==> flow/design.v <==
module counter(clk, load, value, decr, timeup);
input clk, load, decr;
input [7:0] value;
output timeup;
reg [7:0] count;
assign timeup = (count == 0) ? 1 : 0;
always @(posedge clk)
  begin
  if (load)
    begin
    count <= value;
    end
  else if (decr && (count != 0))
    begin
    count <= count - 8'b1;
    end
  else
    count <= count;
  end
endmodule
`timescale 1s / 1ms
module fsm(Clock, Reset, S1, S2, S3, L1, L2, L3);
  input Clock;
  input Reset;
  input  
  S1,  
  S2,  
  S3;  
  output reg [1:0]  
  L1,  
  L2,  
  L3;  
  logic greendecr, yellowdecr, load, enHarrison, enFourth, keepfourth;
  logic [7:0] nbgreen, ewgreen, yellow, greenval;
  enum bit [1:0] {FLASH = 2'b00,
                    FOURTH = 2'b01,
                    HARRISON = 2'b10} State, Next;
  assign nbgreen = 8'b00101100;
  assign ewgreen = 8'b00001110;
  assign keepfourth = S1 && !(S2 || S3);
  counter cgreen(Clock, load, greenval, greendecr, tugreen);
  counter cyellow(Clock, load, 8'b00000011, yellowdecr, tuyellow);
  tlight t1(L1, S1, tugreen, keepfourth, tuyellow, Clock, Reset, enFourth);
  tlight t2(L2, S2|S3, tugreen, 1'b0, tuyellow, Clock, Reset, enHarrison);
  tlight t3(L3, S3|S2, tugreen, 1'b0, tuyellow, Clock, Reset, enHarrison);
  always_ff @(posedge Clock)
    begin
    if (!Reset)
      begin
      load = 0;
      greendecr = 0;
      yellowdecr = 0;
      enFourth = 0;
      enHarrison = 0;
      State <= FLASH;
      end
    else
      begin
      case(State)
        HARRISON:
          begin
            if(load)
              load = 0;
            else
              begin
              if(tugreen)
                begin
                greendecr = 0;
                greenval = nbgreen;
                load = 1;
                yellowdecr = 1;
                end
              else if(tuyellow)
                begin
                yellowdecr = 0;
                load = 1;
                greendecr = 1;
                enFourth = 1;
                enHarrison = 0;
                State <= Next;
                end
              end
          end
        FOURTH:
          begin
            enHarrison = 0;
            if(load)
              begin
              load = 0;
              end
            else
              begin
              greendecr = 1;
              if(tugreen && !keepfourth)
                begin
                greendecr = 0;
                greenval = ewgreen;
                load = 1;
                yellowdecr = 1;
                end
              else if (tuyellow)
                begin
                yellowdecr = 0;
                greendecr = 1;
                load = 1;
                enHarrison = 1;
                enFourth = 0;
                State <= Next;
                end
              end
          end
        FLASH:
          begin
            greenval = nbgreen;
            load = 1;
            enFourth = 1;
            enHarrison = 1;
            State <= Next;
          end
      endcase
      end  
  end  
  always_comb
    begin
    Next = State;
    case (State)
      FOURTH: Next = HARRISON;
      HARRISON: Next = FOURTH;
      FLASH: Next = FOURTH;
    endcase
    end
endmodule
module tlight(light, sensor, tugreen, keepgreen, tuyellow, clk, reset, enable);
  output logic [1:0] light;
  input sensor, keepgreen;
  input clk, reset, tugreen, tuyellow, enable ;
  enum bit [2:0] {FLASH = 3'b000,
                    GREEN = 3'b001,
                    YELLOW = 3'b010,
                    RED = 3'b100} State, Next;
  always_ff @(posedge clk, negedge reset)
    begin
    if (!reset) State <= FLASH;
    else if(enable) State <= Next;
  end
  always_comb
    begin
    Next = State;
    case (State)
      RED: Next = GREEN;
      GREEN: if (tugreen && !keepgreen) Next = YELLOW;
      YELLOW: if (tuyellow) Next = RED;
      FLASH: Next = RED;
    endcase
    end
    always_comb
      begin
      light = 2'b00;
      case (State)
        FLASH: light = 2'b00;
        GREEN: light = 2'b01;
        YELLOW: light = 2'b10;
        RED: light = 2'b11;
      endcase
      end
endmodule
Reports on fsm
Tool output for the design above, in the order of the flow.
Line numbers count from 1 in the design file above.
Operators: Yosys type, input widths -> output width; for muxes data width and select width s.
Library cell names are shortened.
Not given: --
- top: fsm
- clock: Clock
- cell library: sky130hd
- timing corner: tt_025C_1v80

Word-level counts
Yosys after proc, flatten, opt, wreduce and memory -nomap, before mapping. Memory bits, and registers merged into a memory's read port (data or address), are not among the register bits. Print and check cells are not counted. Equal cells are merged and count once.
- equal/unequal tests at 26
- noted shift operators: 0
- noted mux-type cells: 54
- noted reductions and logical operators: 31
- $lt $le $gt $ge at 0
- multiply operators at 0
- $add $sub $neg: 2
- bitwise operators at 0
- div/mod/pow operators at 0
- operator list (operator ; number):
    $mux 8 ; 6
    $pmux 3 s4 ; 3
    $mux 1 ; 26
    $pmux 8 s3 ; 1
    $pmux 2 s3 ; 4
    $reduce_and 4->1 ; 5
    $ne 2x2->1 const B ; 9
    $sub 8x1->8 const B ; 2
    $logic_not 8->1 ; 2
    $reduce_bool 8->1 ; 2
    $reduce_bool 4->1 ; 3
    $mux 2 ; 6
    $ne 2x1->1 const B ; 5
    $eq 3x1->1 const B ; 3
    $eq 3x2->1 const B ; 3
    $eq 3x3->1 const B ; 3
    $logic_not 3->1 ; 3
    $pmux 1 s3 ; 3
    $mux 3 ; 3
    $reduce_and 7->1 ; 1
    $reduce_and 6->1 ; 1
    $reduce_and 5->1 ; 1
    $logic_and 1x1->1 ; 4
    $reduce_bool 2->1 ; 2
    $pmux 1 s2 ; 2
    $ne 3x1->1 const B ; 1
    $reduce_and 3->1 ; 1
    $reduce_bool 3->1 ; 1
Not listed: further kinds 6, cells in them 7.
- output and inout bits: 6
- noted clocked read ports x word width: 0
- noted memories: 0
- bits in latches: 0
- bits in writable memories at 0
- flip-flop bits (word level): 40
- memory bits (read-only): 0

Logic depth
Longest topological path by Yosys (ltp), each cell counted once; first at word level (registers and memories cut), then after technology mapping (sequential cells cut; the memories' decode and read muxes count).
- depth in word-level cells: 8
- ABC_AREA: 0
- noted mapped depth: 6
- gate-level depth less buffers at 6

Synthesis result
Source: synth_stat.txt of the flow (Yosys; design flattened, memories mapped). It holds for the ABC_AREA given above (unset counts as 0); a run with the other value may have another netlist.
- noted cell area after synthesis: 1818.0 um^2
- flip-flops at 38
- noted buffer cells: 8
- noted cell count: 178
- cells by type (cell type ; number ; area in all (um^2)):
    dfxtp_1 ; 16 ; 320.307
    edfxtp_1 ; 10 ; 300.288
    dfrtp_1 ; 9 ; 225.216
    dfstp_2 ; 3 ; 78.826
    a21oi_1 ; 15 ; 75.072
    nor2_1 ; 18 ; 67.565
    xnor2_1 ; 7 ; 61.309
    or2_2 ; 7 ; 43.792
    ha_1 ; 3 ; 37.536
    nand2_1 ; 9 ; 33.782
    a211oi_1 ; 4 ; 30.029
    a32o_1 ; 3 ; 30.029
    inv_1 ; 8 ; 30.029
    a22o_1 ; 3 ; 26.275
    xor2_1 ; 3 ; 26.275
    nand2b_1 ; 4 ; 25.024
    nor2b_1 ; 4 ; 25.024
    or4_1 ; 3 ; 22.522
Not listed: further types 34, cells in them 49.
The figures by module come from a second, unflattened synthesis with its own total; it is not the netlist above.
- noted cell total of the unflattened synthesis: 206
- noted area total of the unflattened synthesis: 2049.5 um^2
Rows give one instance, submodules left out.
- modules (module ; area (um^2) ; cells ; times used):
    counter ; 499.2 ; 53 ; 2
    fsm ; 544.3 ; 55 ; 1
    tlight ; 168.9 ; 15 ; 3

Path before layout
OpenSTA on the mapped netlist: ideal clock, no wires. The path of least setup slack (recovery checks aside). Input and output delay are each 20% of the period. Register names are those of the netlist, which keeps one name where synthesis merged equal registers.
- kind: register to register
- from: register cgreen.count[0]
- to: register greenval[1]
- noted arrival: 1713 ps
- noted data required time: 1984 ps
- path slack at 272 ps
- noted stages on the path: 7
- path delay at 2029 ps
- noted clock period: 2300 ps
- noted synthesis period reached: 2028 ps
"path delay" = arrival - input delay + setup time.
"stages on the path": output pins that drive a net of the path, with the launching flip-flop's if there is one; two outputs of one cell count as two.
"synthesis period reached" = period - worst setup slack (recovery checks aside). The figure is calculated, with input and output delays left at 20% of the set period.
The rows between start and end are the longest chain of elaborated cells between them; the timing report does not say that the signal goes this way. Where chains are equally long, one stands for them.
Each line given opens the expression or statement behind the cell; cells for indexed reads and writes are added by Yosys, which also makes memories of some case tables.
A register here has more assigning lines than the two given.
The path ends at the enable pin of a flip-flop; only ways to that pin are counted.
- path through: edfxtp_1 -> inv_1 -> ha_1 -> or3b_1 -> a211oi_1 -> nand2b_1 -> a21oi_1
- noted cells in the longest elaborated chain: 5
- RTL lines, path after synthesis (item ; RTL line ; RTL):
    from (decl) ; 5 ; reg [7:0] count;
    from (assign) ; 11 ; count <= value;
    from (assign) ; 15 ; count <= count - 8'b1;
    $logic_not 8->1 ; 6 ; assign timeup = (count == 0) ? 1 : 0;
    $mux 1 ; 6 ;
    $logic_and 1x1->1 ; 94 ; if(tugreen && !keepfourth)
    $ne 2x1->1 ; -- ;
    $reduce_and 6->1 ; -- ;
    to (assign) ; 97 ; greenval = ewgreen;
    to (assign) ; 114 ; greenval = nbgreen;
    to (decl) ; 34 ; logic [7:0] nbgreen, ewgreen, yellow, greenval;

Timing after layout
From the final timing report of flow run 1: the path of least setup slack in the routed layout; clock arrival at registers is part of the times.
The path's times are printed in steps of 10 ps; the period is the one set.
- kind: register to register
- from: register cgreen.count[2]
- to: register cgreen.count[6]
- path slack at 110 ps
- noted data required time: 2220 ps
- noted clock period: 2200 ps
- noted arrival: 2100 ps
- noted stages on the path: 4
The rows between start and end are the longest chain of elaborated cells between them; the timing report does not say that the signal goes this way. Where chains are equally long, one stands for them.
A register here has more assigning lines than the two given.
The path ends at the enable pin of a flip-flop; only ways to that pin are counted.
- path through: edfxtp_1 -> or4_1 -> or2_1 -> a21o_1
- noted cells in the longest elaborated chain: 3
- RTL lines, path after layout (item ; RTL line ; RTL):
    from (decl) ; 5 ; reg [7:0] count;
    from (assign) ; 11 ; count <= value;
    from (assign) ; 15 ; count <= count - 8'b1;
    $reduce_bool 8->1 ; 13 ; else if (decr && (count != 0))
    $logic_and 1x1->1 ; 13 ;
    $reduce_bool 2->1 ; -- ;
    to (assign) ; 11 ;
    to (assign) ; 15 ;
    to (decl) ; 5 ;

Top module fsm; platform sky130hd; tools Yosys and OpenROAD; 2 stored runs in no particular order. Input and output delays are each 20% of the period that was set; the output load is 0.01 pF.
By "achieved clock period" is meant the clock period of the run minus its worst setup slack. This is arithmetic on one report: input and output delays are still those of the set period (20% each).
By "critical path time" is meant the share of the clock period that the worst setup path is allowed (20% is reserved at inputs, 20% at outputs), minus its slack. Clock arrival times at its registers enter into it.
"total power of the final layout" rests on the timing tool's default activity at the inputs, not on a simulated workload.
"critical path time" is given in steps of 10 ps.

Flow run 1

==> flow/run.sh <==
#!/bin/bash
# the make line also repeats the synthesis and layout settings of config.mk as NAME=value (left out here)
make -C /OpenROAD-flow-scripts/flow DESIGN_CONFIG=/design/flow/config.mk WORK_HOME=/design/flow/orfs CLKGATE_MAP_FILE= finish
==> flow/config.mk <==
export PLATFORM = sky130hd
export DESIGN_NAME = fsm
export DESIGN_NICKNAME = fsm
export VERILOG_FILES = /design/flow/design.v
export SDC_FILE = /design/flow/constraint.sdc
export NUM_CORES = 4
export LEC_CHECK = 0
export CAP_MARGIN = 20
export CORE_MARGIN = 2
export CORE_UTILIZATION = 37
export SLEW_MARGIN = 20
==> flow/constraint.sdc <==
create_clock -name core_clock -period 2.2 [get_ports {Clock}]
set_input_delay 0.4400 -clock core_clock [delete_from_list [all_inputs] [get_ports {Clock}]]
set_output_delay 0.4400 -clock core_clock [all_outputs]
set_load 0.01 [all_outputs]

Measured in flow run 1:
- noted the critical path time: 2090 ps
- critical path type: register to register
- noted the setup slack of the worst path: 114 ps
- total negative slack: 0 ps
- standard-cell area after routing: 2154.6 um^2
- noted the achieved clock period: 2086 ps
- noted the utilization of the finished layout: 45.6 %
- total die area at 5490.1 um^2
- area of the synthesized netlist: 1818.0 um^2
- total power of the final layout at 1685 µW

Flow run 2

==> flow/run.sh <==
#!/bin/bash
# the make line also repeats the synthesis and layout settings of config.mk as NAME=value (left out here)
make -C /OpenROAD-flow-scripts/flow DESIGN_CONFIG=/design/flow/config.mk WORK_HOME=/design/flow/orfs CLKGATE_MAP_FILE= finish
==> flow/config.mk <==
export PLATFORM = sky130hd
export DESIGN_NAME = fsm
export DESIGN_NICKNAME = fsm
export VERILOG_FILES = /design/flow/design.v
export SDC_FILE = /design/flow/constraint.sdc
export NUM_CORES = 4
export LEC_CHECK = 0
export ABC_AREA = 1
export CAP_MARGIN = 20
export CORE_ASPECT_RATIO = 0.93
export CORE_MARGIN = 2
export CORE_UTILIZATION = 46
export SETUP_SLACK_MARGIN = -0.14
export SLEW_MARGIN = 20
==> flow/constraint.sdc <==
create_clock -name core_clock -period 1.44 [get_ports {Clock}]
set_input_delay 0.2880 -clock core_clock [delete_from_list [all_inputs] [get_ports {Clock}]]
set_output_delay 0.2880 -clock core_clock [all_outputs]
set_load 0.01 [all_outputs]

Measured in flow run 2:
- noted the critical path time: 1540 ps
- critical path type: register to register
- noted the setup slack of the worst path: -103 ps
- total negative slack: -946 ps
- standard-cell area after routing: 2458.6 um^2
- noted the achieved clock period: 1543 ps
- noted the utilization of the finished layout: 61.6 %
- total die area at 4717.3 um^2
- area of the synthesized netlist: 1924.3 um^2
- total power of the final layout at 2598 µW
